==> flow/design.v <==
localparam WADDR_DEPTH = 64;
localparam WDATA_WIDTH = 32;
localparam RADDR_DEPTH = 64;
localparam RDATA_WIDTH = 32;
localparam FIFO_CONTROLLER = "FABRIC";
localparam FWFT = 0;
localparam FORCE_FAST_CONTROLLER = 0;
localparam IMPLEMENTATION = "EBR";
localparam WADDR_WIDTH = 6;
localparam RADDR_WIDTH = 6;
localparam REGMODE = "noreg";
localparam OREG_IMPLEMENTATION = "LUT";
localparam RESETMODE = "sync";
localparam ENABLE_ALMOST_FULL_FLAG = "TRUE";
localparam ALMOST_FULL_ASSERTION = "static-dual";
localparam ALMOST_FULL_ASSERT_LVL = 63;
localparam ALMOST_FULL_DEASSERT_LVL = 62;
localparam ENABLE_ALMOST_EMPTY_FLAG = "TRUE";
localparam ALMOST_EMPTY_ASSERTION = "static-dual";
localparam ALMOST_EMPTY_ASSERT_LVL = 1;
localparam ALMOST_EMPTY_DEASSERT_LVL = 2;
localparam ENABLE_DATA_COUNT_WR = "TRUE";
localparam ENABLE_DATA_COUNT_RD = "TRUE";
localparam FAMILY = "LFCPNX";
localparam WADDR_DEPTH = 64;
localparam WDATA_WIDTH = 8;
localparam RADDR_DEPTH = 64;
localparam RDATA_WIDTH = 8;
localparam FIFO_CONTROLLER = "FABRIC";
localparam FWFT = 0;
localparam FORCE_FAST_CONTROLLER = 0;
localparam IMPLEMENTATION = "EBR";
localparam WADDR_WIDTH = 6;
localparam RADDR_WIDTH = 6;
localparam REGMODE = "noreg";
localparam OREG_IMPLEMENTATION = "LUT";
localparam RESETMODE = "sync";
localparam ENABLE_ALMOST_FULL_FLAG = "TRUE";
localparam ALMOST_FULL_ASSERTION = "static-dual";
localparam ALMOST_FULL_ASSERT_LVL = 63;
localparam ALMOST_FULL_DEASSERT_LVL = 62;
localparam ENABLE_ALMOST_EMPTY_FLAG = "TRUE";
localparam ALMOST_EMPTY_ASSERTION = "static-dual";
localparam ALMOST_EMPTY_ASSERT_LVL = 1;
localparam ALMOST_EMPTY_DEASSERT_LVL = 2;
localparam ENABLE_DATA_COUNT_WR = "TRUE";
localparam ENABLE_DATA_COUNT_RD = "TRUE";
localparam FAMILY = "LFCPNX";
localparam WADDR_DEPTH = 64;
localparam WDATA_WIDTH = 32;
localparam RADDR_DEPTH = 64;
localparam RDATA_WIDTH = 32;
localparam FIFO_CONTROLLER = "FABRIC";
localparam FWFT = 0;
localparam FORCE_FAST_CONTROLLER = 0;
localparam IMPLEMENTATION = "EBR";
localparam WADDR_WIDTH = 6;
localparam RADDR_WIDTH = 6;
localparam REGMODE = "noreg";
localparam OREG_IMPLEMENTATION = "LUT";
localparam RESETMODE = "sync";
localparam ENABLE_ALMOST_FULL_FLAG = "TRUE";
localparam ALMOST_FULL_ASSERTION = "static-dual";
localparam ALMOST_FULL_ASSERT_LVL = 63;
localparam ALMOST_FULL_DEASSERT_LVL = 62;
localparam ENABLE_ALMOST_EMPTY_FLAG = "TRUE";
localparam ALMOST_EMPTY_ASSERTION = "static-dual";
localparam ALMOST_EMPTY_ASSERT_LVL = 1;
localparam ALMOST_EMPTY_DEASSERT_LVL = 2;
localparam ENABLE_DATA_COUNT_WR = "TRUE";
localparam ENABLE_DATA_COUNT_RD = "TRUE";
localparam FAMILY = "LFCPNX";
localparam WADDR_DEPTH = 64;
localparam WDATA_WIDTH = 8;
localparam RADDR_DEPTH = 64;
localparam RDATA_WIDTH = 8;
localparam FIFO_CONTROLLER = "FABRIC";
localparam FWFT = 0;
localparam FORCE_FAST_CONTROLLER = 0;
localparam IMPLEMENTATION = "EBR";
localparam WADDR_WIDTH = 6;
localparam RADDR_WIDTH = 6;
localparam REGMODE = "noreg";
localparam OREG_IMPLEMENTATION = "LUT";
localparam RESETMODE = "sync";
localparam ENABLE_ALMOST_FULL_FLAG = "TRUE";
localparam ALMOST_FULL_ASSERTION = "static-dual";
localparam ALMOST_FULL_ASSERT_LVL = 63;
localparam ALMOST_FULL_DEASSERT_LVL = 62;
localparam ENABLE_ALMOST_EMPTY_FLAG = "TRUE";
localparam ALMOST_EMPTY_ASSERTION = "static-dual";
localparam ALMOST_EMPTY_ASSERT_LVL = 1;
localparam ALMOST_EMPTY_DEASSERT_LVL = 2;
localparam ENABLE_DATA_COUNT_WR = "TRUE";
localparam ENABLE_DATA_COUNT_RD = "TRUE";
localparam FAMILY = "LFCPNX";
 `timescale 1ns / 1ps
 module sync_async_patgen(
     input  wire            clk, 
     input  wire            rst,
     input  wire            suspend, 
     input  wire            rfg_write, 
     input  wire  [3:0]     rfg_write_address, 
     input  wire  [7:0]     rfg_write_data,
     input  wire            synced,
     input  wire            syncrst,
     output reg             out, 
     output reg             running, 
     output reg             done
     );
 reg [15:0] runlen    = 0;  
 reg [15:0] idelay    = 0;  
 reg [15:0] clkfac    = 0;  
 reg [7:0]  periode   = 0;  
 reg [8:0]  numpulses = 0;  
 reg [15:0] runcnt;       
 reg [15:0] idelaycnt;    
 reg [15:0] clkfaccnt;    
 reg [15:0] periodecnt;   
 reg [8:0]  pulsecnt;     
 reg infinite;            
 reg prev_syncrst;        
 reg syncrst_reg;
 always @( posedge clk ) begin
   if (rfg_write) begin
        case ( rfg_write_address[3:0] )
         4'b0111: numpulses    <= {rfg_write_data,1'b0} - ((rfg_write_data > 0)?9'd1:9'd0);
         4'b1000: periode      <= rfg_write_data;
         4'b1010: runlen[15:8] <= rfg_write_data;
         4'b1011: runlen[ 7:0] <= rfg_write_data;
         4'b1100: idelay[15:8] <= rfg_write_data;
         4'b1101: idelay[ 7:0] <= rfg_write_data;		
         4'b1110: clkfac[15:8] <= rfg_write_data;
         4'b1111: clkfac[ 7:0] <= rfg_write_data;
      endcase	 
   end
     if (rst) begin
         runcnt      <= runlen-1'b1;
         if (runlen == 16'b0)
             infinite <= 1'b1;
         else
             infinite <= 1'b0;
         idelaycnt   <= idelay;   
         periodecnt  <= {periode, 8'd0};
         pulsecnt    <= numpulses;
         running     <= 1'b0;
         done        <= 1'b0;
         out         <= 1'b0;
         clkfaccnt   <= clkfac;
         prev_syncrst <= 0;        
         syncrst_reg <= 0;
     end else if(!suspend) begin      
         prev_syncrst <= syncrst_reg; 
         syncrst_reg <= syncrst; 
         if (!done && !running && synced) begin      
             if (!prev_syncrst && syncrst_reg) begin
                 running <= 1'b1;
                 clkfaccnt <= clkfac;
             end
         end      
         if ((running || !synced) && !done) begin               
             if (clkfaccnt > 16'b0)                       
                 clkfaccnt <= clkfaccnt - 16'b1;            
             else begin
                 clkfaccnt <= clkfac;   
                 if (idelaycnt > 16'b0 && out == 1'b0)    
                     idelaycnt <= idelaycnt - 16'b1;
                 else if (idelaycnt == 16'b0 && out == 1'b0 && pulsecnt == numpulses)    
                     out <= 1'b1;                    
                 else if ((out == 1'b1 || pulsecnt > 9'd0) && periodecnt > 1'b0)   
                     periodecnt <= periodecnt - 1'b1;
                 else if (pulsecnt > 1 && periodecnt == 16'b0) begin      
                     out         <= ~out;
                     periodecnt  <= {periode, 8'd0};
                     pulsecnt    <= pulsecnt - 9'd1;
                 end
                 else begin                               
                     out         <= 1'b0;
                     running     <= 1'b0;
                     idelaycnt   <= idelay;
                     periodecnt  <= {periode, 8'd0};
                     pulsecnt    <= numpulses;
                     if (!infinite) begin                 
                         if (runcnt > 1'b0)
                             runcnt  <= runcnt - 1'b1;
                         else if (runcnt == 16'b0)
                             done    <= 1'b1;
                     end  
                 end  
             end  
         end   
     end   
 end  
 endmodule
=== Reports on sync_async_patgen ===
The steps from the RTL of sync_async_patgen to its reports follow in flow order.
Line numbers count from 1 in the design file above.
Operators carry their Yosys type and port widths (W data, S select, Z words).
The mark -- stands for no value.

* Top module: sync_async_patgen
* Clock port: clk
* Standard-cell library: sky130hd
* Timing corner: tt_025C_1v80

=== After elaboration ===
Yosys after proc, flatten, opt, wreduce and memory -nomap, before mapping. Memory bits, and registers merged into a memory's read port (data or address), are not among the register bits. Print and check cells are not counted. Equal cells are merged and count once.

* Output and inout bits: 3
* Bits in registers: 144

* Reduce/logical cells: 39
* Magnitude comparators: 7
* $add $sub $neg: 7
* Mux-type cells: 52
* Bitwise logic cells: 9
* Eq/ne operators: 20

{| class="wikitable"
|+ Operators by type and width
! cell !! count
|-
| $mux W16 || 31
|-
| $sub A16 B1 Y16 const B || 5
|-
| $mux W9 || 8
|-
| $gt A16 B1 Y1 const B || 4
|-
| $logic_not A16 Y1 || 4
|-
| $eq A4 B4 Y1 const B || 7
|-
| $gt A9 B1 Y1 const B || 2
|-
| $ne A2 B2 Y1 const B || 8
|-
| $reduce_and A2 Y1 || 8
|-
| $reduce_and A5 Y1 || 3
|-
| $mux W1 || 13
|-
| $reduce_and A6 Y1 || 2
|-
| $reduce_and A10 Y1 || 1
|-
| $logic_and A1 B1 Y1 || 9
|-
| $not A1 Y1 || 9
|-
| $ne A3 B3 Y1 const B || 3
|-
| $sub A9 B1 Y9 || 1
|-
| $sub A9 B1 Y9 const B || 1
|-
| $eq A9 B9 Y1 || 1
|-
| $reduce_and A9 Y1 || 1
|-
| $gt A8 B1 Y1 const B || 1
|-
| $reduce_bool A3 Y1 || 2
|-
| $logic_not A1 Y1 || 4
|-
| $reduce_bool A2 Y1 || 2
|-
| $eq A4 B3 Y1 const B || 1
|-
| $reduce_and A3 Y1 || 1
|-
| $logic_or A1 B1 Y1 || 2
|}

=== Logic depth ===
Longest topological path by Yosys (ltp), each cell counted once; first at word level (registers and memories cut), then after technology mapping (sequential cells cut; the memories' decode and read muxes count).

* Depth in word-level cells: 11
* ABC_AREA: 0
* Mapped depth: 10
* Depth with buffers taken out: 8

=== Netlist ===
The flow's flattened synthesis, as Yosys stat reports it; memories are mapped. The netlist is that of the ABC_AREA named above (0 if unset); the other value can give another one.

{| class="wikitable"
|+ Cell types
! cell !! count
|-
| sky130_fd_sc_hd__edfxtp_1 || 131
|-
| sky130_fd_sc_hd__xnor2_1 || 38
|-
| sky130_fd_sc_hd__xor2_1 || 33
|-
| sky130_fd_sc_hd__dfxtp_1 || 13
|-
| sky130_fd_sc_hd__nor2_1 || 63
|-
| sky130_fd_sc_hd__nand2_1 || 55
|-
| sky130_fd_sc_hd__a21oi_1 || 32
|-
| sky130_fd_sc_hd__mux2i_1 || 16
|-
| sky130_fd_sc_hd__ha_1 || 11
|-
| sky130_fd_sc_hd__nor3_1 || 27
|-
| sky130_fd_sc_hd__o21ai_0 || 23
|-
| sky130_fd_sc_hd__nor4_1 || 17
|-
| sky130_fd_sc_hd__o21ai_2 || 9
|-
| sky130_fd_sc_hd__mux2_2 || 6
|-
| sky130_fd_sc_hd__nand2b_1 || 9
|-
| sky130_fd_sc_hd__or3_1 || 9
|-
| sky130_fd_sc_hd__inv_1 || 14
|-
| sky130_fd_sc_hd__nand3b_1 || 6
|}

Other cell types: 38; their cells: 90.

* Cell count: 602
* Cell area after synthesis: 0.0070931 sq mm
* Flip-flops: 144
* Area of sequential cells: 0.004194 sq mm
* Buffer cells: 16

=== Timing after synthesis ===
Source: OpenSTA report_checks on the synthesized netlist (no wires, ideal clock, input and output delay 20% of the period each), path of least setup slack; recovery checks are left aside. Register names are those of the netlist, which keeps one name where synthesis merged equal registers.

* Path kind: input port to flip-flop
* Start point: input rst
* End point: register runcnt[14]
* Arrival time: 3.071 ns
* Path delay: 2.551 ns
* External input delay: 0.782 ns
* Period: 3.91 ns
* Slack: 0.577 ns
* Buffers on the path: 3
* Stages: 9
* Synthesis period reached: 3.333 ns

"path delay" is the arrival time less input delay plus setup time.
"stages": output pins that drive a net of the path, with the launching flip-flop's if there is one; two outputs of one cell count as two.
"synthesis period reached" is the clock period less the worst setup slack; recovery checks do not enter. This is arithmetic on one report: input and output delays are still those of the set period (20% each).
The rows between start and end are the longest chain of elaborated cells between them; the timing report does not say that the signal goes this way. Where chains are equally long, one stands for them.
A line is the first line of the expression or statement that the cell stems from. Yosys adds cells for indexed reads and writes and turns some case tables into memories.
Ways into the end's enable are left out, as the timed path ends at the data pin.

* Path through: sky130_fd_sc_hd__buf_1 sky130_fd_sc_hd__buf_1 sky130_fd_sc_hd__clkbuf_1 sky130_fd_sc_hd__mux2i_1 sky130_fd_sc_hd__ha_1 sky130_fd_sc_hd__o211ai_1 sky130_fd_sc_hd__or4_1 sky130_fd_sc_hd__nor2_1 sky130_fd_sc_hd__xnor2_1
* Length of the longest elaborated chain: 1
* Elaborated cells between the ends (all ways): 1
* Source lines of those cells: 1
* Classes of those cells: 1 x mux

{| class="wikitable"
|+ Ends and longest elaborated chain, post-synthesis
! what !! RTL line !! text
|-
| from (decl) || 100 || <nowiki>input  wire            rst,</nowiki>
|-
| $mux W16 || 137 || <nowiki>if (rst) begin</nowiki>
|-
| to (assign) || 138 || <nowiki>runcnt      <= runlen-1'b1;</nowiki>
|-
| to (assign) || 185 || <nowiki>runcnt  <= runcnt - 1'b1;</nowiki>
|-
| to (decl) || 116 || <nowiki>reg [15:0] runcnt;</nowiki>
|}

=== Worst path after layout ===
Path of least setup slack in the final report of job 1 (OpenROAD, finished layout, wires in). Where an end is a register, its clock arrival counts in the times.

* Path kind: flip-flop to flip-flop
* Start point: register idelaycnt[10]
* End point: register periodecnt[12]
* Buffers on the path: 3
* Stages: 10
* Period: 2.13 ns
* Slack: -0.41 ns
* Arrival time: 2.73 ns

The rows between start and end are the longest chain of elaborated cells between them; the timing report does not say that the signal goes this way. Where chains are equally long, one stands for them.
At most two assigning lines are given for a register; there are more.
Ways into the end's enable are left out, as the timed path ends at the data pin.

* Path through: sky130_fd_sc_hd__edfxtp_1 sky130_fd_sc_hd__or3_4 sky130_fd_sc_hd__nor4_4 sky130_fd_sc_hd__buf_4 sky130_fd_sc_hd__nand4_1 sky130_fd_sc_hd__a41o_1 sky130_fd_sc_hd__buf_6 sky130_fd_sc_hd__buf_8 sky130_fd_sc_hd__nand2_2 sky130_fd_sc_hd__o21ai_2
* Length of the longest elaborated chain: 9
* Elaborated cells between the ends (all ways): 11
* Source lines of those cells: 6
* Classes of those cells: 1 x compare; 6 x mux; 4 x reduce/logical

{| class="wikitable"
|+ Ends and longest elaborated chain, post-layout
! what !! RTL line !! text
|-
| from (decl) || 117 || <nowiki>reg [15:0] idelaycnt;</nowiki>
|-
| from (assign) || 143 || <nowiki>idelaycnt   <= idelay;</nowiki>
|-
| from (assign) || 167 || <nowiki>idelaycnt <= idelaycnt - 16'b1;</nowiki>
|-
| $logic_not A16 Y1 || 168 || <nowiki>else if (idelaycnt == 16'b0 && out == 1'b0 && pulsecnt == numpulses)</nowiki>
|-
| $logic_and A1 B1 Y1 x2 || 168 ||
|-
| $mux W16 || 168 ||
|-
| $mux W16 || 166 || <nowiki>if (idelaycnt > 16'b0 && out == 1'b0)</nowiki>
|-
| $mux W16 || 162 || <nowiki>if (clkfaccnt > 16'b0)</nowiki>
|-
| $mux W16 || 161 || <nowiki>if ((running || !synced) && !done) begin</nowiki>
|-
| $mux W16 || 152 || <nowiki>end else if(!suspend) begin</nowiki>
|-
| $mux W16 || 137 || <nowiki>if (rst) begin</nowiki>
|-
| to (assign) || 144 || <nowiki>periodecnt  <= {periode, 8'd0};</nowiki>
|-
| to (assign) || 171 || <nowiki>periodecnt <= periodecnt - 1'b1;</nowiki>
|-
| to (decl) || 119 || <nowiki>reg [15:0] periodecnt;</nowiki>
|}

## Implementation results

sync_async_patgen through Yosys and OpenROAD on sky130hd: 2 stored runs, unordered, with their settings and measured results. The constraints put input and output delay at 20% of the set period each and load the outputs with 0.01 pF.
"clock period reached": clock period set for the run, less the worst setup slack. It is reckoned from that one timing run; input and output delays stay at 20% of the period that was set.
By "critical path time" is meant the share of the clock period that the worst setup path is allowed (20% is reserved at inputs, 20% at outputs), minus its slack. Clock arrival times at its registers enter into it.
"total power after layout": no workload was simulated; the value follows from the tool's default switching activity.

=== Job 1 ===
{| class="wikitable"
! Setting !! Value
|-
| period_ns || 2.13
|-
| CORE_UTILIZATION || 41
|-
| SETUP_SLACK_MARGIN || 0.2
|-
| PLACE_DENSITY || 0.88
|-
| CORE_ASPECT_RATIO || 0.59
|-
| TNS_END_PERCENT || 70
|-
| GPL_ROUTABILITY_DRIVEN || 1
|-
| CTS_CLUSTER_SIZE || 71
|-
| CTS_CLUSTER_DIAMETER || 98
|-
| CAP_MARGIN || 5
|-
| CORE_MARGIN || 2
|-
| SLEW_MARGIN || 20
|-
! Result !! Value
|-
| Synthesized cell area || 0.0070931 sq mm
|-
| Area inside the die boundary || 0.0184049 sq mm
|-
| Standard-cell area after routing || 0.0106239 sq mm
|-
| Final utilization || 63.6 %
|-
| Setup slack of the critical path || -0.413 ns
|-
| Total negative slack || -25.000 ns
|-
| Worst-case hold slack || 0.406 ns
|-
| Total power after layout || 7395 uW
|-
| Clock period reached || 2.543 ns
|-
| Critical path time || 2.54 ns
|-
| Worst setup path kind || flip-flop to flip-flop
|}

=== Job 2 ===
{| class="wikitable"
! Setting !! Value
|-
| period_ns || 2.69
|-
| CORE_UTILIZATION || 51
|-
| SETUP_SLACK_MARGIN || 0.65
|-
| HOLD_SLACK_MARGIN || 0.25
|-
| CELL_PAD_IN_SITES_GLOBAL_PLACEMENT || 0
|-
| GPL_ROUTABILITY_DRIVEN || 1
|-
| MAX_ROUTING_LAYER || met5
|-
| CAP_MARGIN || 20
|-
| CORE_MARGIN || 2
|-
| SLEW_MARGIN || 20
|-
! Result !! Value
|-
| Synthesized cell area || 0.0070931 sq mm
|-
| Area inside the die boundary || 0.0148669 sq mm
|-
| Standard-cell area after routing || 0.0098857 sq mm
|-
| Final utilization || 72.1 %
|-
| Setup slack of the critical path || 0.220 ns
|-
| Total negative slack || 0.000 ns
|-
| Worst-case hold slack || 0.483 ns
|-
| Total power after layout || 5759 uW
|-
| Clock period reached || 2.470 ns
|-
| Critical path time || 2.47 ns
|-
| Worst setup path kind || flip-flop to flip-flop
|}
