==> flow/design.v <==
localparam WADDR_DEPTH = 64;
localparam WDATA_WIDTH = 32;
localparam RADDR_DEPTH = 64;
localparam RDATA_WIDTH = 32;
localparam FIFO_CONTROLLER = "FABRIC";
localparam FWFT = 0;
localparam FORCE_FAST_CONTROLLER = 0;
localparam IMPLEMENTATION = "EBR";
localparam WADDR_WIDTH = 6;
localparam RADDR_WIDTH = 6;
localparam REGMODE = "noreg";
localparam OREG_IMPLEMENTATION = "LUT";
localparam RESETMODE = "sync";
localparam ENABLE_ALMOST_FULL_FLAG = "TRUE";
localparam ALMOST_FULL_ASSERTION = "static-dual";
localparam ALMOST_FULL_ASSERT_LVL = 63;
localparam ALMOST_FULL_DEASSERT_LVL = 62;
localparam ENABLE_ALMOST_EMPTY_FLAG = "TRUE";
localparam ALMOST_EMPTY_ASSERTION = "static-dual";
localparam ALMOST_EMPTY_ASSERT_LVL = 1;
localparam ALMOST_EMPTY_DEASSERT_LVL = 2;
localparam ENABLE_DATA_COUNT_WR = "TRUE";
localparam ENABLE_DATA_COUNT_RD = "TRUE";
localparam FAMILY = "LFCPNX";
localparam WADDR_DEPTH = 64;
localparam WDATA_WIDTH = 8;
localparam RADDR_DEPTH = 64;
localparam RDATA_WIDTH = 8;
localparam FIFO_CONTROLLER = "FABRIC";
localparam FWFT = 0;
localparam FORCE_FAST_CONTROLLER = 0;
localparam IMPLEMENTATION = "EBR";
localparam WADDR_WIDTH = 6;
localparam RADDR_WIDTH = 6;
localparam REGMODE = "noreg";
localparam OREG_IMPLEMENTATION = "LUT";
localparam RESETMODE = "sync";
localparam ENABLE_ALMOST_FULL_FLAG = "TRUE";
localparam ALMOST_FULL_ASSERTION = "static-dual";
localparam ALMOST_FULL_ASSERT_LVL = 63;
localparam ALMOST_FULL_DEASSERT_LVL = 62;
localparam ENABLE_ALMOST_EMPTY_FLAG = "TRUE";
localparam ALMOST_EMPTY_ASSERTION = "static-dual";
localparam ALMOST_EMPTY_ASSERT_LVL = 1;
localparam ALMOST_EMPTY_DEASSERT_LVL = 2;
localparam ENABLE_DATA_COUNT_WR = "TRUE";
localparam ENABLE_DATA_COUNT_RD = "TRUE";
localparam FAMILY = "LFCPNX";
localparam WADDR_DEPTH = 64;
localparam WDATA_WIDTH = 32;
localparam RADDR_DEPTH = 64;
localparam RDATA_WIDTH = 32;
localparam FIFO_CONTROLLER = "FABRIC";
localparam FWFT = 0;
localparam FORCE_FAST_CONTROLLER = 0;
localparam IMPLEMENTATION = "EBR";
localparam WADDR_WIDTH = 6;
localparam RADDR_WIDTH = 6;
localparam REGMODE = "noreg";
localparam OREG_IMPLEMENTATION = "LUT";
localparam RESETMODE = "sync";
localparam ENABLE_ALMOST_FULL_FLAG = "TRUE";
localparam ALMOST_FULL_ASSERTION = "static-dual";
localparam ALMOST_FULL_ASSERT_LVL = 63;
localparam ALMOST_FULL_DEASSERT_LVL = 62;
localparam ENABLE_ALMOST_EMPTY_FLAG = "TRUE";
localparam ALMOST_EMPTY_ASSERTION = "static-dual";
localparam ALMOST_EMPTY_ASSERT_LVL = 1;
localparam ALMOST_EMPTY_DEASSERT_LVL = 2;
localparam ENABLE_DATA_COUNT_WR = "TRUE";
localparam ENABLE_DATA_COUNT_RD = "TRUE";
localparam FAMILY = "LFCPNX";
localparam WADDR_DEPTH = 64;
localparam WDATA_WIDTH = 8;
localparam RADDR_DEPTH = 64;
localparam RDATA_WIDTH = 8;
localparam FIFO_CONTROLLER = "FABRIC";
localparam FWFT = 0;
localparam FORCE_FAST_CONTROLLER = 0;
localparam IMPLEMENTATION = "EBR";
localparam WADDR_WIDTH = 6;
localparam RADDR_WIDTH = 6;
localparam REGMODE = "noreg";
localparam OREG_IMPLEMENTATION = "LUT";
localparam RESETMODE = "sync";
localparam ENABLE_ALMOST_FULL_FLAG = "TRUE";
localparam ALMOST_FULL_ASSERTION = "static-dual";
localparam ALMOST_FULL_ASSERT_LVL = 63;
localparam ALMOST_FULL_DEASSERT_LVL = 62;
localparam ENABLE_ALMOST_EMPTY_FLAG = "TRUE";
localparam ALMOST_EMPTY_ASSERTION = "static-dual";
localparam ALMOST_EMPTY_ASSERT_LVL = 1;
localparam ALMOST_EMPTY_DEASSERT_LVL = 2;
localparam ENABLE_DATA_COUNT_WR = "TRUE";
localparam ENABLE_DATA_COUNT_RD = "TRUE";
localparam FAMILY = "LFCPNX";
module ftdi_sync_fifo_axis_buffered(
    input  wire 		ftdi_clko,
    input  wire         resn,
    input  wire 		ftdi_txe_n,  
    input  wire 		ftdi_rxf_n,
    (* IOB = "true" *) output reg 		    ftdi_rd_n,
    (* IOB = "true" *) output reg 		    ftdi_oe_n,
    (* IOB = "true" *) output reg 		    ftdi_wr_n,
    inout  wire [7:0] 	ftdi_data,
    output reg [7:0]    m_axis_tdata,
    output reg          m_axis_tvalid,
    input  wire         m_axis_tready,
    input  wire         m_axis_almost_full,
    input   wire [7:0]   s_axis_tdata,
    input   wire         s_axis_tvalid,
    output  reg          s_axis_tready,
    input   wire         s_axis_almost_empty
);
    wire ftdi_data_available = !ftdi_rxf_n;
    wire ftdi_write_possible = !ftdi_txe_n && !ftdi_data_available && ftdi_oe_n==1;
    wire  ftdi_read_data_valid = ftdi_data_available && !ftdi_oe_n && !ftdi_rd_n;
    wire ftdi_can_akcnowledge_data = m_axis_tready && ftdi_data_available && ftdi_oe_n==0;
    wire m_axis_byte_valid = m_axis_tvalid && m_axis_tready;
    (* IOB = "true" *) reg [7:0] ftdi_data_out;
    assign ftdi_data = !ftdi_oe_n ? 8'hzz : ftdi_data_out;  
    always @(posedge ftdi_clko) begin 
        if (!resn) begin 
            ftdi_rd_n <= 1'b1;
            ftdi_wr_n <= 1'b1;
            ftdi_oe_n <= 1'b1;
            m_axis_tvalid <= 1'b0;
            s_axis_tready <= 1'b1;
        end
        else begin
            if (m_axis_tready && ftdi_data_available && ftdi_oe_n==1) begin 
                ftdi_oe_n <= 1'b0;
            end else if (!ftdi_data_available) begin 
                ftdi_oe_n <= 1'b1;
            end
            if (ftdi_can_akcnowledge_data) begin 
                ftdi_rd_n <= 1'b0;
            end else begin 
                ftdi_rd_n <= 1'b1;
            end
            if (ftdi_rxf_n==1) begin 
                m_axis_tvalid <= 1'b0;
            end else if ((ftdi_oe_n==0 && ftdi_rd_n==0) || ftdi_can_akcnowledge_data ) begin 
                m_axis_tdata <= ftdi_data;
                m_axis_tvalid <= 1'b1;
            end
            if (ftdi_oe_n && ftdi_write_possible && s_axis_tvalid && !ftdi_data_available) begin 
                ftdi_wr_n     <= 1'b0;
            end
            else if (!s_axis_tvalid || ftdi_data_available) begin 
                ftdi_wr_n     <= 1'b1;
            end
            if (s_axis_tvalid && s_axis_tready && !ftdi_write_possible) begin 
                s_axis_tready   <= 1'b0;
            end else if (s_axis_tvalid) begin 
                s_axis_tready   <= ftdi_write_possible;
            end else begin 
                s_axis_tready   <= 1'b1;
            end
            if (s_axis_tvalid && s_axis_tready) begin
                ftdi_data_out   <= s_axis_tdata;
            end
        end
    end
endmodule
Tool chain data of ftdi_sync_fifo_axis_buffered
Tool output for the design above, in the order of the flow. Lines are those of the file above, counted from 1. Operators: Yosys type, input widths -> output width; for muxes data width and select width s. Library cell names are shortened. Not given: -

Design top: ftdi_sync_fifo_axis_buffered. Clock: ftdi_clko. Library: sky130hd. Library corner: tt_025C_1v80.

Elaborated design
Counts by Yosys on the flattened word-level netlist (proc, flatten, opt, wreduce; memories kept). Register bits leave out memories and registers merged into their read ports (data or address). Print and check cells are left out. Cells with the same type and inputs are merged into one.

Muxes and demuxes: 8. The figure for bitwise gates (word level) is 4. The entry for reduce/logical cells reads 22.

Operators by type and width (number): $logic_and 1x1->1 (11); $mux 8 (1); $mux 1 (7); $not 1->1 (4); $logic_not 1->1 (4); $reduce_bool 2->1 (2); $reduce_and 3->1 (1); $logic_or 1x1->1 (2); $reduce_and 2->1 (1); $reduce_or 2->1 (1).

For register bits after elaboration the number is 21. Under output and inout port bits stands 21. Word-level cells: 41.

Logic depth
Longest topological path by Yosys (ltp), each cell counted once; first at word level (registers and memories cut), then after technology mapping (sequential cells cut; the memories' decode and read muxes count).

Under word-level depth stands 7. Under ABC_AREA stands 0. The figure for gate-level depth with buffers is 2. Under depth with buffers taken out stands 2.

After synthesis
Yosys stat after the flow's synthesis: flattened, memories mapped to cells. It holds for the ABC_AREA given above (unset counts as 0); a run with the other value may have another netlist.

Under mapped cells stands 35. Under cell area after synthesis stands 674.4 um2. Sequential part of the area: 580.6 um2. For mapped flip-flops the number is 21. Buffer cells: 0.

Cells by type: edfxtp_1 (number 16, total area 480.461 um2); dfxtp_1 (number 5, total area 100.096 um2); nand2b_4 (number 1, total area 13.763 um2); inv_1 (number 3, total area 11.261 um2); a21o_2 (number 1, total area 8.758 um2); a221oi_1 (number 1, total area 8.758 um2); o2111ai_1 (number 1, total area 8.758 um2); a211oi_1 (number 1, total area 7.507 um2); a21o_1 (number 1, total area 7.507 um2); and3_2 (number 1, total area 7.507 um2); nor2b_1 (number 1, total area 6.256 um2); or3_1 (number 1, total area 6.256 um2); nand2_1 (number 1, total area 3.754 um2); nor2_1 (number 1, total area 3.754 um2).

Path before layout
Path of least setup slack by OpenSTA after synthesis, without wires, with an ideal clock, recovery checks aside; 20% of the period is set as input and as output delay. Where synthesis merged equal registers, the netlist keeps one of their names.

Path kind: in2reg. From: input ftdi_rxf_n. To: register m_axis_tdata[0]. The entry for period reads 1.87 ns. The entry for launch time at the first pin reads 0.374 ns. The figure for data arrival time is 1.221 ns. For path slack the number is 0.262 ns. Under path delay stands 1.233 ns. The entry for stages on the path reads 2. Under path buffers stands 0. For period reached after synthesis the number is 1.608 ns.

"path delay" = arrival - input delay + setup time. "stages on the path" counts driving pins, that of a launching flip-flop among them; a cell with two outputs on the path counts twice. "period reached after synthesis" is the clock period less the worst setup slack; recovery checks do not enter. This is arithmetic on one report: input and output delays are still those of the set period (20% each). Between the ends stands the longest chain of elaborated cells between them, by number of cells; it is not shown to be the way that was timed. Of several equally long chains one is given. Each line given opens the expression or statement behind the cell; cells for indexed reads and writes are added by Yosys, which also makes memories of some case tables.

Cell sequence: nand2b_4 -> a211oi_1. For cells in the longest elaborated chain the number is 5. Under elaborated cells between the ends (all ways) stands 6.

RTL lines, path after synthesis: start: declaration (RTL line 101) `input wire ftdi_rxf_n,`; $logic_not 1->1 (RTL line 115) `wire ftdi_data_available = !ftdi_rxf_n;`; $logic_and 1x1->1 x2 (RTL line 118) `wire ftdi_can_akcnowledge_data = m_axis_tready && ftdi_data_available && ftdi_oe_n==0;`; $logic_or 1x1->1 (RTL line 143) `end else if ((ftdi_oe_n==0 && ftdi_rd_n==0) || ftdi_can_akcnowledge_data ) begin`; $reduce_and 3->1; end: assignment (RTL line 144) `m_axis_tdata <= ftdi_data;`; end: declaration (RTL line 106) `output reg [7:0]    m_axis_tdata,`.

Timing after layout
From the final timing report of run B: the path of least setup slack in the routed layout; clock arrival at registers is part of the times.

Path kind: reg2out. From: register ftdi_oe_n. To: output ftdi_oe_n. The entry for period reads 1.78 ns. The entry for launch time at the first pin reads 0.25 ns. The figure for data arrival time is 1.23 ns. For path slack the number is 0.19 ns. The entry for stages on the path reads 2. Under path buffers stands 1.

At most two assigning lines are given for a register; there are more.

Cell sequence: dfxtp_1 -> clkdlybuf4s50_1. For cells in the longest elaborated chain the number is 0. Under elaborated cells between the ends (all ways) stands 0. Source lines of those cells: 0.

RTL lines, path after layout: start: declaration (RTL line 103) `(* IOB = "true" *) output reg ftdi_oe_n,`; start: assignment (RTL line 126) `ftdi_oe_n <= 1'b1;`; start: assignment (RTL line 132) `ftdi_oe_n <= 1'b0;`; end: declaration (RTL line 103).

Stored flow runs of ftdi_sync_fifo_axis_buffered (2 of them; Yosys, OpenROAD, sky130hd). They differ in their settings and are not a sequence. Constraints: input delay and output delay 20% of the set period each, output load 0.01 pF. "achieved clock period": clock period set for the run, less the worst setup slack. It is reckoned from that one timing run; input and output delays stay at 20% of the period that was set. "critical path time" is the time allowed to the run's worst setup path (the clock period less input and output delay, where it has them) less its slack. Clock arrival times count: a late capture clock shortens it, a late launch clock lengthens it. "total power of the final layout": no workload was simulated; the value follows from the tool's default switching activity.

Run A has these settings: period_ns 2.07; CORE_UTILIZATION 71; SETUP_SLACK_MARGIN -0.09; CORE_ASPECT_RATIO 1.02; CELL_PAD_IN_SITES_GLOBAL_PLACEMENT 1; TNS_END_PERCENT 25; ABC_AREA 1; GPL_TIMING_DRIVEN 1; GPL_ROUTABILITY_DRIVEN 0; SLEW_MARGIN 40; MIN_ROUTING_LAYER met2; MAX_ROUTING_LAYER met4; CAP_MARGIN 20; CORE_MARGIN 2. Outcome: did not finish, placement stopped with GPL-0301.

Run B has these settings: period_ns 1.78; CORE_UTILIZATION 17; CAP_MARGIN 20; CORE_MARGIN 2; SLEW_MARGIN 20. The post-synthesis cell area is 674.4 um2. The area of the die stands at 4,487.0 um2. The measured standard-cell area after routing is 1,056.0 um2. The measured post-route utilization is 28.2%. The setup slack of the worst path comes to 0.190 ns. The setup TNS reads 0.000 ns. The worst hold slack after layout comes to 0.191 ns. The measured total power of the final layout is 0.9143 mW. The achieved clock period is 1.590 ns. The measured critical path time is 1.23 ns. Critical path type: reg2out.
