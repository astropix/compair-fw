==> flow/design.v <==
localparam WADDR_DEPTH = 64;
localparam WDATA_WIDTH = 32;
localparam RADDR_DEPTH = 64;
localparam RDATA_WIDTH = 32;
localparam FIFO_CONTROLLER = "FABRIC";
localparam FWFT = 0;
localparam FORCE_FAST_CONTROLLER = 0;
localparam IMPLEMENTATION = "EBR";
localparam WADDR_WIDTH = 6;
localparam RADDR_WIDTH = 6;
localparam REGMODE = "noreg";
localparam OREG_IMPLEMENTATION = "LUT";
localparam RESETMODE = "sync";
localparam ENABLE_ALMOST_FULL_FLAG = "TRUE";
localparam ALMOST_FULL_ASSERTION = "static-dual";
localparam ALMOST_FULL_ASSERT_LVL = 63;
localparam ALMOST_FULL_DEASSERT_LVL = 62;
localparam ENABLE_ALMOST_EMPTY_FLAG = "TRUE";
localparam ALMOST_EMPTY_ASSERTION = "static-dual";
localparam ALMOST_EMPTY_ASSERT_LVL = 1;
localparam ALMOST_EMPTY_DEASSERT_LVL = 2;
localparam ENABLE_DATA_COUNT_WR = "TRUE";
localparam ENABLE_DATA_COUNT_RD = "TRUE";
localparam FAMILY = "LFCPNX";
localparam WADDR_DEPTH = 64;
localparam WDATA_WIDTH = 8;
localparam RADDR_DEPTH = 64;
localparam RDATA_WIDTH = 8;
localparam FIFO_CONTROLLER = "FABRIC";
localparam FWFT = 0;
localparam FORCE_FAST_CONTROLLER = 0;
localparam IMPLEMENTATION = "EBR";
localparam WADDR_WIDTH = 6;
localparam RADDR_WIDTH = 6;
localparam REGMODE = "noreg";
localparam OREG_IMPLEMENTATION = "LUT";
localparam RESETMODE = "sync";
localparam ENABLE_ALMOST_FULL_FLAG = "TRUE";
localparam ALMOST_FULL_ASSERTION = "static-dual";
localparam ALMOST_FULL_ASSERT_LVL = 63;
localparam ALMOST_FULL_DEASSERT_LVL = 62;
localparam ENABLE_ALMOST_EMPTY_FLAG = "TRUE";
localparam ALMOST_EMPTY_ASSERTION = "static-dual";
localparam ALMOST_EMPTY_ASSERT_LVL = 1;
localparam ALMOST_EMPTY_DEASSERT_LVL = 2;
localparam ENABLE_DATA_COUNT_WR = "TRUE";
localparam ENABLE_DATA_COUNT_RD = "TRUE";
localparam FAMILY = "LFCPNX";
localparam WADDR_DEPTH = 64;
localparam WDATA_WIDTH = 32;
localparam RADDR_DEPTH = 64;
localparam RDATA_WIDTH = 32;
localparam FIFO_CONTROLLER = "FABRIC";
localparam FWFT = 0;
localparam FORCE_FAST_CONTROLLER = 0;
localparam IMPLEMENTATION = "EBR";
localparam WADDR_WIDTH = 6;
localparam RADDR_WIDTH = 6;
localparam REGMODE = "noreg";
localparam OREG_IMPLEMENTATION = "LUT";
localparam RESETMODE = "sync";
localparam ENABLE_ALMOST_FULL_FLAG = "TRUE";
localparam ALMOST_FULL_ASSERTION = "static-dual";
localparam ALMOST_FULL_ASSERT_LVL = 63;
localparam ALMOST_FULL_DEASSERT_LVL = 62;
localparam ENABLE_ALMOST_EMPTY_FLAG = "TRUE";
localparam ALMOST_EMPTY_ASSERTION = "static-dual";
localparam ALMOST_EMPTY_ASSERT_LVL = 1;
localparam ALMOST_EMPTY_DEASSERT_LVL = 2;
localparam ENABLE_DATA_COUNT_WR = "TRUE";
localparam ENABLE_DATA_COUNT_RD = "TRUE";
localparam FAMILY = "LFCPNX";
localparam WADDR_DEPTH = 64;
localparam WDATA_WIDTH = 8;
localparam RADDR_DEPTH = 64;
localparam RDATA_WIDTH = 8;
localparam FIFO_CONTROLLER = "FABRIC";
localparam FWFT = 0;
localparam FORCE_FAST_CONTROLLER = 0;
localparam IMPLEMENTATION = "EBR";
localparam WADDR_WIDTH = 6;
localparam RADDR_WIDTH = 6;
localparam REGMODE = "noreg";
localparam OREG_IMPLEMENTATION = "LUT";
localparam RESETMODE = "sync";
localparam ENABLE_ALMOST_FULL_FLAG = "TRUE";
localparam ALMOST_FULL_ASSERTION = "static-dual";
localparam ALMOST_FULL_ASSERT_LVL = 63;
localparam ALMOST_FULL_DEASSERT_LVL = 62;
localparam ENABLE_ALMOST_EMPTY_FLAG = "TRUE";
localparam ALMOST_EMPTY_ASSERTION = "static-dual";
localparam ALMOST_EMPTY_ASSERT_LVL = 1;
localparam ALMOST_EMPTY_DEASSERT_LVL = 2;
localparam ENABLE_DATA_COUNT_WR = "TRUE";
localparam ENABLE_DATA_COUNT_RD = "TRUE";
localparam FAMILY = "LFCPNX";
module rfg_axis_protocol_srl_fifo #(parameter AWIDTH = 2) (
    input wire clk, 
    input wire resn,
    output reg full, 
    output reg almost_full,
    output reg empty, 
    output reg almost_empty,
    input wire write,
    input wire read,
    input  wire [7:0] write_value,
    output wire [7:0] read_value
);
    reg [AWIDTH-1:0] wptr;
    reg [AWIDTH-1:0] rptr;
    reg [7:0] mem [AWIDTH**2];
    assign read_value = mem[rptr];
    wire [AWIDTH-1:0] rptr_next = (rptr + 1);
    wire [AWIDTH-1:0] rptr_next_2 = (rptr + 2);
    wire [AWIDTH-1:0] wptr_next = (wptr + 1);
    wire [AWIDTH-1:0] wptr_next_2 = (wptr + 2);
    wire wptr_next_is_read = wptr_next == (rptr);
    wire wptr_next2_is_read = wptr_next_2 == (rptr);
    always@(posedge clk) begin 
        if (!resn) begin 
            wptr <= {AWIDTH{1'b0}};
            rptr <= {AWIDTH{1'b0}};
            empty <= 1'b1;
            full  <= 1'b0;
            almost_full <= 1'b0;
            almost_empty <= 1'b1;
        end
        else begin
            if (write && !full) begin 
                mem[wptr] = write_value;
                wptr <= wptr + 1;
            end
            if (read && !empty) begin 
                rptr <= rptr+1;
            end
            if (write && !full && !read && wptr_next_is_read ) begin 
                full <= 1'b1;
            end
            else if (read) begin 
                full <= 1'b0;
            end
            if (write && !full && wptr_next2_is_read && !read ) begin 
                almost_full <= 1'b1;
            end
            else if (read && !write &&  wptr_next_is_read ) begin 
                almost_full <= 1'b0;
            end
            if (read && !empty && rptr_next==wptr && !write) begin 
                empty <= 1'b1;
            end
            else if (write) begin 
                empty <= 1'b0;
            end
            if (read && !empty && rptr_next_2==wptr && !write) begin 
                almost_empty <= 1'b1;
            end
            else if (write && !read && rptr_next==wptr) begin 
                almost_empty <= 1'b0;
            end
        end
    end
endmodule
# Reports on rfg_axis_protocol_srl_fifo
# Tool output for the design above, in the order of the flow.
# Lines are those of the file above, counted from 1.
# Operators: Yosys type, input widths -> output width; for muxes data width and select width s.
# A cell with - has no value.
# inputs
top_module	rfg_axis_protocol_srl_fifo
clock_port	clk
library	sky130hd
lib_corner	tt_025C_1v80

# Word-level counts
# Yosys after proc, flatten, opt, wreduce and memory -nomap, before mapping. Print and check cells are not counted. Equal cells are merged and count once.
# Yosys's memory passes give these memory sizes; they may raise the number of words (mostly to a power of two), join words into wider ones and drop unused or constant bits.
# classes
muxes	12
equal	4
reduce_logical	22
add_sub_neg	4
logic	1
# ops
operator	n
$mux 8	2
$logic_and 1x1->1	14
$eq 2x2->1	4
$mux 2	4
$mux 1	6
$logic_not 1->1	4
$add 2x1->2 const B	2
$add 2x2->2 const B	2
$reduce_bool 2->1	2
$reduce_or 2->1	2
$not 1->1	1
# bits
ram_bits	32
clocked_rd_ports_x_width	8
mem_count	1
output_inout_bits	12
reg_bits	8
# mem_list
memory	size	word_bits	rd	wr	line	text
mem	4	8	1	1	111	reg [7:0] mem [AWIDTH**2];

# Logic depth
# Yosys ltp: most cells in a row. Word level: on the elaborated netlist, between registers, memories and ports. Mapped: between sequential cells and ports; inverters and the memories' decode and read muxes count.
# logic_depth
ltp_word	5
ABC_AREA	1
mapped_depth	8
mapped_depth_nobuf	8

# Synthesis result
# Source: synth_stat.txt of the flow (Yosys; design flattened, memories mapped). It holds for the ABC_AREA given above (unset counts as 0); a run with the other value may have another netlist.
# types
cell	n	type_area_um2
sky130_fd_sc_hd__edfxtp_1	32	960.922
sky130_fd_sc_hd__dfxtp_1	10	200.192
sky130_fd_sc_hd__nor2_1	24	90.086
sky130_fd_sc_hd__o21ai_0	15	75.072
sky130_fd_sc_hd__inv_1	17	63.811
sky130_fd_sc_hd__nand2_1	14	52.55
sky130_fd_sc_hd__ha_1	4	50.048
sky130_fd_sc_hd__o22ai_1	8	50.048
sky130_fd_sc_hd__a21oi_1	6	30.029
sky130_fd_sc_hd__o21ai_2	3	26.275
sky130_fd_sc_hd__nand3_1	5	25.024
sky130_fd_sc_hd__buf_6	2	22.522
sky130_fd_sc_hd__nand4_1	3	18.768
sky130_fd_sc_hd__xnor2_1	1	8.758
sky130_fd_sc_hd__xor2_1	1	8.758
sky130_fd_sc_hd__a211oi_1	1	7.507
sky130_fd_sc_hd__a21boi_1	1	7.507
sky130_fd_sc_hd__nand2_2	1	6.256
# Not listed: further types 2, cells in them 2.
# mapped
flip_flops	42
stdcells	150
synth_area_um2	1712.9
sequential_area_um2	1161.1
buf_cells	2

# Timing after synthesis
# Path of least setup slack by OpenSTA after synthesis, without wires, with an ideal clock, recovery checks aside; 20% of the period is set as input and as output delay. Where synthesis merged equal registers, the netlist keeps one of their names.
# synth_timing
kind	register to register
from	register full
to	memory mem[0][0]
period_ns	1.76
slack_ns	0.382
arrival_time_ns	1.007
stages	6
required_ns	1.389
path_delay_ns	1.378
period_less_setup_slack_ns	1.378
# "path_delay_ns" = arrival - input delay + setup time.
# "stages": output pins that drive a net of the path, with the launching flip-flop's if there is one; two outputs of one cell count as two.
# "period_less_setup_slack_ns" = period - worst setup slack (recovery checks aside). The figure is calculated, with input and output delays left at 20% of the set period.
# Between the ends stands the longest chain of elaborated cells between them, by number of cells; it is not shown to be the way that was timed. Of several equally long chains one is given.
# Each line given opens the expression or statement behind the cell; cells for indexed reads and writes are added by Yosys, which also makes memories of some case tables.
# A register here has more assigning lines than the two given.
# Only ways into the end's enable, where the timed path ends, are counted here.
# synth_between
cell_sequence	sky130_fd_sc_hd__dfxtp_1 sky130_fd_sc_hd__inv_1 sky130_fd_sc_hd__nand2_1 sky130_fd_sc_hd__inv_1 sky130_fd_sc_hd__nand2_1 sky130_fd_sc_hd__nor2_1
elab_chain_len	4
cells_between	6
classes_between	mux (4); reduce/logical (2)
# synth_lines
element	line	text
start, declared	100	output reg full,
start, assigned	124	full  <= 1'b0;
start, assigned	137	full <= 1'b1;
$logic_not 1->1	129	if (write && !full) begin
$logic_and 1x1->1	129
$mux 2	129
$mux 2	120	if (!resn) begin
end, declared	111	reg [7:0] mem [AWIDTH**2];

# Timing after layout
# From the final timing report of record 1: the path of least setup slack in the routed layout; clock arrival at registers is part of the times.
# layout_timing
kind	register to output
from	register (no name shown)
to	output port read_value[3]
slack_ns	0.11
period_ns	2.34
required_ns	1.87
stages	5
out_delay_ns	0.47
arrival_time_ns	1.76
# layout_between
cell_sequence	sky130_fd_sc_hd__dfxtp_4 sky130_fd_sc_hd__buf_4 sky130_fd_sc_hd__o21ai_0 sky130_fd_sc_hd__o22ai_1 sky130_fd_sc_hd__clkdlybuf4s50_1
# layout_lines
element	line	text
end, declared	107	output wire [7:0] read_value
# Chain of elaborated cells between the ends: none given.

--- measured runs ---
Measured data: module rfg_axis_protocol_srl_fifo, platform sky130hd, 2 stored runs of the flow under differing settings, order arbitrary. Input and output delays are each 20% of the period that was set; the output load is 0.01 pF.
"clock_period_reached_ns" means the clock period less the worst setup slack. The figure is calculated, with input and output delays left at 20% of the set period.
"worstPathTime_ns": the worst setup path's part of the clock period (all of it between registers, 20% less for each end at a port) less its slack. A launch clock that arrives late makes it longer, a capture clock that arrives late makes it shorter.
"final_power_uw": no workload was simulated; the value follows from the tool's default switching activity.

Record 1, flow files:
==> flow/run.sh <==
#!/bin/bash
# the make line also repeats the synthesis and layout settings of config.mk as NAME=value (left out here)
make -C /OpenROAD-flow-scripts/flow DESIGN_CONFIG=/design/flow/config.mk WORK_HOME=/design/flow/orfs CLKGATE_MAP_FILE= finish
==> flow/config.mk <==
export PLATFORM = sky130hd
export DESIGN_NAME = rfg_axis_protocol_srl_fifo
export DESIGN_NICKNAME = rfg_axis_protocol_srl_fifo
export VERILOG_FILES = /design/flow/design.v
export SDC_FILE = /design/flow/constraint.sdc
export NUM_CORES = 4
export LEC_CHECK = 0
export ABC_AREA = 1
export CAP_MARGIN = 20
export CELL_PAD_IN_SITES_DETAIL_PLACEMENT = 0
export CORE_ASPECT_RATIO = 0.94
export CORE_MARGIN = 2
export CORE_UTILIZATION = 62
export CTS_CLUSTER_DIAMETER = 100
export GPL_TIMING_DRIVEN = 1
export HOLD_SLACK_MARGIN = 0.3
export PLACE_DENSITY_LB_ADDON = 0.08
export SLEW_MARGIN = 25
export TNS_END_PERCENT = 100
==> flow/constraint.sdc <==
create_clock -name core_clock -period 2.34 [get_ports {clk}]
set_input_delay 0.4680 -clock core_clock [delete_from_list [all_inputs] [get_ports {clk}]]
set_output_delay 0.4680 -clock core_clock [all_outputs]
set_load 0.01 [all_outputs]

==> results of record 1, as CSV <==
result,value
setupTns_ns,0.000
worstPathTime_ns,1.76
timing.worst_path_kind,"register to output"
timing.hold.ws_ns,0.454
clock_period_reached_ns,2.233
worstSetupSlack_ns,0.107
final_cell_area_um2,2087.0
final_die_area_um2,3199.5
post_route_util_frac,0.792
synthArea_um2,1712.9
final_power_uw,1405

Record 2, flow files:
==> flow/run.sh <==
#!/bin/bash
# the make line also repeats the synthesis and layout settings of config.mk as NAME=value (left out here)
make -C /OpenROAD-flow-scripts/flow DESIGN_CONFIG=/design/flow/config.mk WORK_HOME=/design/flow/orfs CLKGATE_MAP_FILE= finish
==> flow/config.mk <==
export PLATFORM = sky130hd
export DESIGN_NAME = rfg_axis_protocol_srl_fifo
export DESIGN_NICKNAME = rfg_axis_protocol_srl_fifo
export VERILOG_FILES = /design/flow/design.v
export SDC_FILE = /design/flow/constraint.sdc
export NUM_CORES = 4
export LEC_CHECK = 0
export CAP_MARGIN = 0
export CORE_ASPECT_RATIO = 0.93
export CORE_MARGIN = 2
export CORE_UTILIZATION = 51
export CTS_CLUSTER_SIZE = 53
export GPL_ROUTABILITY_DRIVEN = 1
export GPL_TIMING_DRIVEN = 0
export PLACE_DENSITY_LB_ADDON = 0.26
export SLEW_MARGIN = 20
==> flow/constraint.sdc <==
create_clock -name core_clock -period 1.87 [get_ports {clk}]
set_input_delay 0.3740 -clock core_clock [delete_from_list [all_inputs] [get_ports {clk}]]
set_output_delay 0.3740 -clock core_clock [all_outputs]
set_load 0.01 [all_outputs]

==> results of record 2, as CSV <==
result,value
setupTns_ns,-0.018
worstPathTime_ns,1.51
timing.worst_path_kind,"register to output"
timing.hold.ws_ns,0.507
clock_period_reached_ns,1.886
worstSetupSlack_ns,-0.016
final_cell_area_um2,2055.7
final_die_area_um2,3786.2
post_route_util_frac,0.637
synthArea_um2,1687.9
final_power_uw,1849
--- end ---
